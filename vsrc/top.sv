==> flow/design.v <==
`timescale 1ns/1ps
module ctrlr(
    input                   clk,
    input                   rst, 
    input           [15:0]  switches,
    output logic    [15:0]  leds,
    input                   dvalid,
    input           [7:0]   din,
    output logic    [7:0]   dout
);
localparam chip_id = 8'h07;
assign dout = chip_id; 
endmodule
`timescale 1ns / 1ps
module debounce(
    input           clk,
    input           rst, 
    input           bouncy,
    output logic    stable
    );
    localparam DELAY_CYCLES = 5; 
    localparam CNT_BITS = $clog2( DELAY_CYCLES );
    logic [CNT_BITS-1:0] cnt, nextCnt;
    always_ff @(posedge clk) begin
        if (rst) begin
            cnt <= 'h0;
        end else begin
            cnt <= nextCnt;
        end
    end
    always_comb begin
        nextCnt = 'h0; 
        if (cnt == DELAY_CYCLES) begin
            nextCnt = ( bouncy ? cnt : 'h0 ); 
        end else if (cnt != 'h0) begin
            nextCnt = cnt + 'h1;
        end else if (bouncy) begin
            nextCnt = cnt + 'h1; 
        end
    end
    assign stable =  ( cnt != 'h0 );
endmodule
`timescale 1ns/1ps
module spi(
    input               clk, 
    input               rst, 
    input               sck,  
    input               ss,   
    input               mosi,  
    output              miso,  
    input        [7:0]  din, 
    output logic [7:0]  dout,
    output logic        busy 
);
    logic rst_;  
    logic last;  
    assign rst_ = rst | ss;
    assign miso = ( rst_ ? 'hz : 'h0 ); 
    always_ff @(posedge clk) begin
        if (rst_) begin
            last <= 'h0;
            ;  
        end else begin
            last <= sck;
            ;  
        end
    end
    always_comb begin
        ;  
    end
endmodule
`timescale 1ns/1ps
module top (
    input               CLK100MHZ, 
    input               btnC, 
    input   [15:0]      sw,
    output  [15:0]      LED,
    inout [7:0]         JC
    );
logic clk;
logic rst;
logic sck;
logic mosi;
logic ss;
logic sck_;
logic ss_;
logic mosi_;
logic miso;
assign clk  = CLK100MHZ;
assign rst  = btnC;
assign sck  = JC[6];  
assign mosi = JC[5];  
assign JC[4]= miso;   
assign ss   = JC[7];  
assign JC[0] = miso;
assign JC[1] = mosi_;
assign JC[2] = sck_;
assign JC[3] = ss_;
debounce db_sclk(
    .clk,
    .rst, 
    .bouncy(sck),
    .stable(sck_)
    );
debounce db_ss(
    .clk,
    .rst,
    .bouncy(ss),
    .stable(ss_)
    );
debounce db_mosi(
    .clk,
    .rst,
    .bouncy(mosi),
    .stable(mosi_)
    );
logic [7:0] din;
logic [7:0] dout;
logic       busy;
spi spi0(
    .clk,
    .rst,
    .sck(sck_),
    .ss(ss_),
    .mosi(mosi_),
    .miso(miso),
    .din,
    .dout,
    .busy
    );
ctrlr ctrlr0(
    .clk,
    .rst,
    .switches(sw),
    .leds(LED),
    .dvalid(~busy),
    .din(dout),
    .dout(din)
);
endmodule
---- From RTL to reports: top ----
The steps from the RTL of top to its reports follow in flow order.
Line numbers count from 1 in the design file above.
A cell with -- has no value.
inputs
  design top .............................. top
  clock port .............................. CLK100MHZ
  library ................................. sky130hd
  library corner .......................... tt_025C_1v80

---- Word level ----
Source: Yosys, flattened and elaborated, memories not mapped. Widths are those after wreduce. Registers that Yosys merges into a memory's read port (data or address) are not register bits. Print and check cells do not count. Equal cells are merged and count once.
word-level totals
  elaborated cells ........................ 29
  register bits after elaboration ......... 9
cells by class
  bitwise gates (word level) .............. 1
  mux-type cells .......................... 13
  equality and inequality tests ........... 6
  reduce/logical cells .................... 3
  add/subtract/negate cells ............... 3
operators with widths
  cell                                          count
  2-to-1 mux 3 bit                              12
  adder 3 x 1 -> 3 bit (second input constant)  3
  == test 3 bit (second input constant)         3
  nonzero test 3 bit                            3
  != test 2 bit (second input constant)         3
  bitwise OR 1 bit                              1
  2-to-1 mux 1 bit                              1

---- Depth ----
Longest topological path by Yosys (ltp), each cell counted once; first at word level (registers and memories cut), then after technology mapping (sequential cells cut; the memories' decode and read muxes count).
depth
  word-level depth ........................ 4
  ABC_AREA ................................ 0
  gate-level depth with buffers ........... 5
  gate-level depth less buffers ........... 5

---- Mapped cells and area ----
Source: synth_stat.txt of the flow (Yosys; design flattened, memories mapped). It holds for the ABC_AREA given above (unset counts as 0); a run with the other value may have another netlist.
Totals and module areas in this step are rounded.
synthesis totals
  sequential area ......................... 0.0001802 mm2
  buffers ................................. 19
  flip-flop cells ......................... 9
  standard cells after synthesis .......... 89
  synthesis area .......................... 0.0007244 mm2
cell types
  cell type                  count
  sky130_fd_sc_hd__dfxtp_1   9
  sky130_fd_sc_hd__buf_4     18
  sky130_fd_sc_hd__ha_1      9
  sky130_fd_sc_hd__nand2b_1  12
  sky130_fd_sc_hd__a21oi_1   8
  sky130_fd_sc_hd__inv_1     6
  sky130_fd_sc_hd__nand3b_1  3
  sky130_fd_sc_hd__nand3_1   4
  sky130_fd_sc_hd__a31oi_1   3
  sky130_fd_sc_hd__a311oi_2  1
  sky130_fd_sc_hd__nand2_1   4
  sky130_fd_sc_hd__nor3_1    3
  sky130_fd_sc_hd__o21ai_1   3
  sky130_fd_sc_hd__nand4_1   2
  sky130_fd_sc_hd__a21oi_2   1
  sky130_fd_sc_hd__nand2b_2  1
  sky130_fd_sc_hd__clkbuf_1  1
  sky130_fd_sc_hd__conb_1    1
The figures by module come from a second, unflattened synthesis with its own total; it is not the netlist above.
unflattened totals
  cells (unflattened synthesis) ........... 108
  area (unflattened synthesis) ............ 0.0008408 mm2
Each row is one instance without its submodules.
by module
  module    sequential area (mm2)  instances  area (mm2)  cells
  debounce  0.0000601              3          0.0001877   23
  ctrlr     0                      1          0.0001877   26
  spi       0                      1          0.0000788   11
  top       0                      1          0.0000113   2

---- Timing after synthesis ----
Path of least setup slack by OpenSTA after synthesis, without wires, with an ideal clock, recovery checks aside; 20% of the period is set as input and as output delay. Where synthesis merged equal registers, the netlist keeps one of their names.
timing after synthesis
  kind .................................... flip-flop to output port
  start ................................... register db_sclk.cnt[0]
  end ..................................... output JC[2]
  time at the first pin ................... 0.000 ns
  clock period ............................ 1.93 ns
  slack ................................... 0.791 ns
  data arrival time ....................... 0.753 ns
  stages .................................. 4
  required time ........................... 1.544 ns
  delay of the path ....................... 0.753 ns
  synthesis period reached ................ 1.139 ns
"delay of the path" = arrival - input delay + setup time.
At an output port there is no setup time.
"stages": output pins that drive a net of the path, with the launching flip-flop's if there is one; two outputs of one cell count as two.
"synthesis period reached" = period - worst setup slack (recovery checks aside). The figure is calculated, with input and output delays left at 20% of the set period.
Between the ends stands the longest chain of elaborated cells between them, by number of cells; it is not shown to be the way that was timed. Of several equally long chains one is given.
A line is the first line of the expression or statement that the cell stems from. Yosys adds cells for indexed reads and writes and turns some case tables into memories.
between the ends, after synthesis
  cell sequence ........................... sky130_fd_sc_hd__dfxtp_1 > sky130_fd_sc_hd__inv_1 > sky130_fd_sc_hd__ha_1 > sky130_fd_sc_hd__nand2b_1
  length of the longest elaborated chain .. 1
  elaborated cells on any way between the ends .. 1
RTL lines, path after synthesis
  element             RTL line  RTL
  start: declaration  23        logic [CNT_BITS-1:0] cnt, nextCnt;
  start: assignment   26        cnt <= 'h0;
  start: assignment   28        cnt <= nextCnt;
  nonzero test 3 bit  41        assign stable =  ( cnt != 'h0 );
  end: declaration    78        inout [7:0]         JC

==> results <==
top on sky130hd: 2 stored runs with different settings, listed in no order. Input and output delays are each 20% of the period that was set; the output load is 0.01 pF.

---- run 1 ----
settings
  period_ns = 1.25
  CORE_UTILIZATION = 70
  CAP_MARGIN = 20
  CORE_MARGIN = 2
  SLEW_MARGIN = 20
results
  did not finish, routing stopped with RSZ-0074

---- run 2 ----
settings
  period_ns = 1.0
  CORE_UTILIZATION = 30
  SETUP_SLACK_MARGIN = 0.19
  PLACE_DENSITY_LB_ADDON = 0.23
  CORE_MARGIN = 8
  CELL_PAD_IN_SITES_GLOBAL_PLACEMENT = 2
  TNS_END_PERCENT = 85
  ABC_AREA = 1
  GPL_TIMING_DRIVEN = 0
  GPL_ROUTABILITY_DRIVEN = 0
  MIN_ROUTING_LAYER = met1
  CAP_MARGIN = 20
  SLEW_MARGIN = 20
results
  did not finish, routing stopped with RSZ-0074
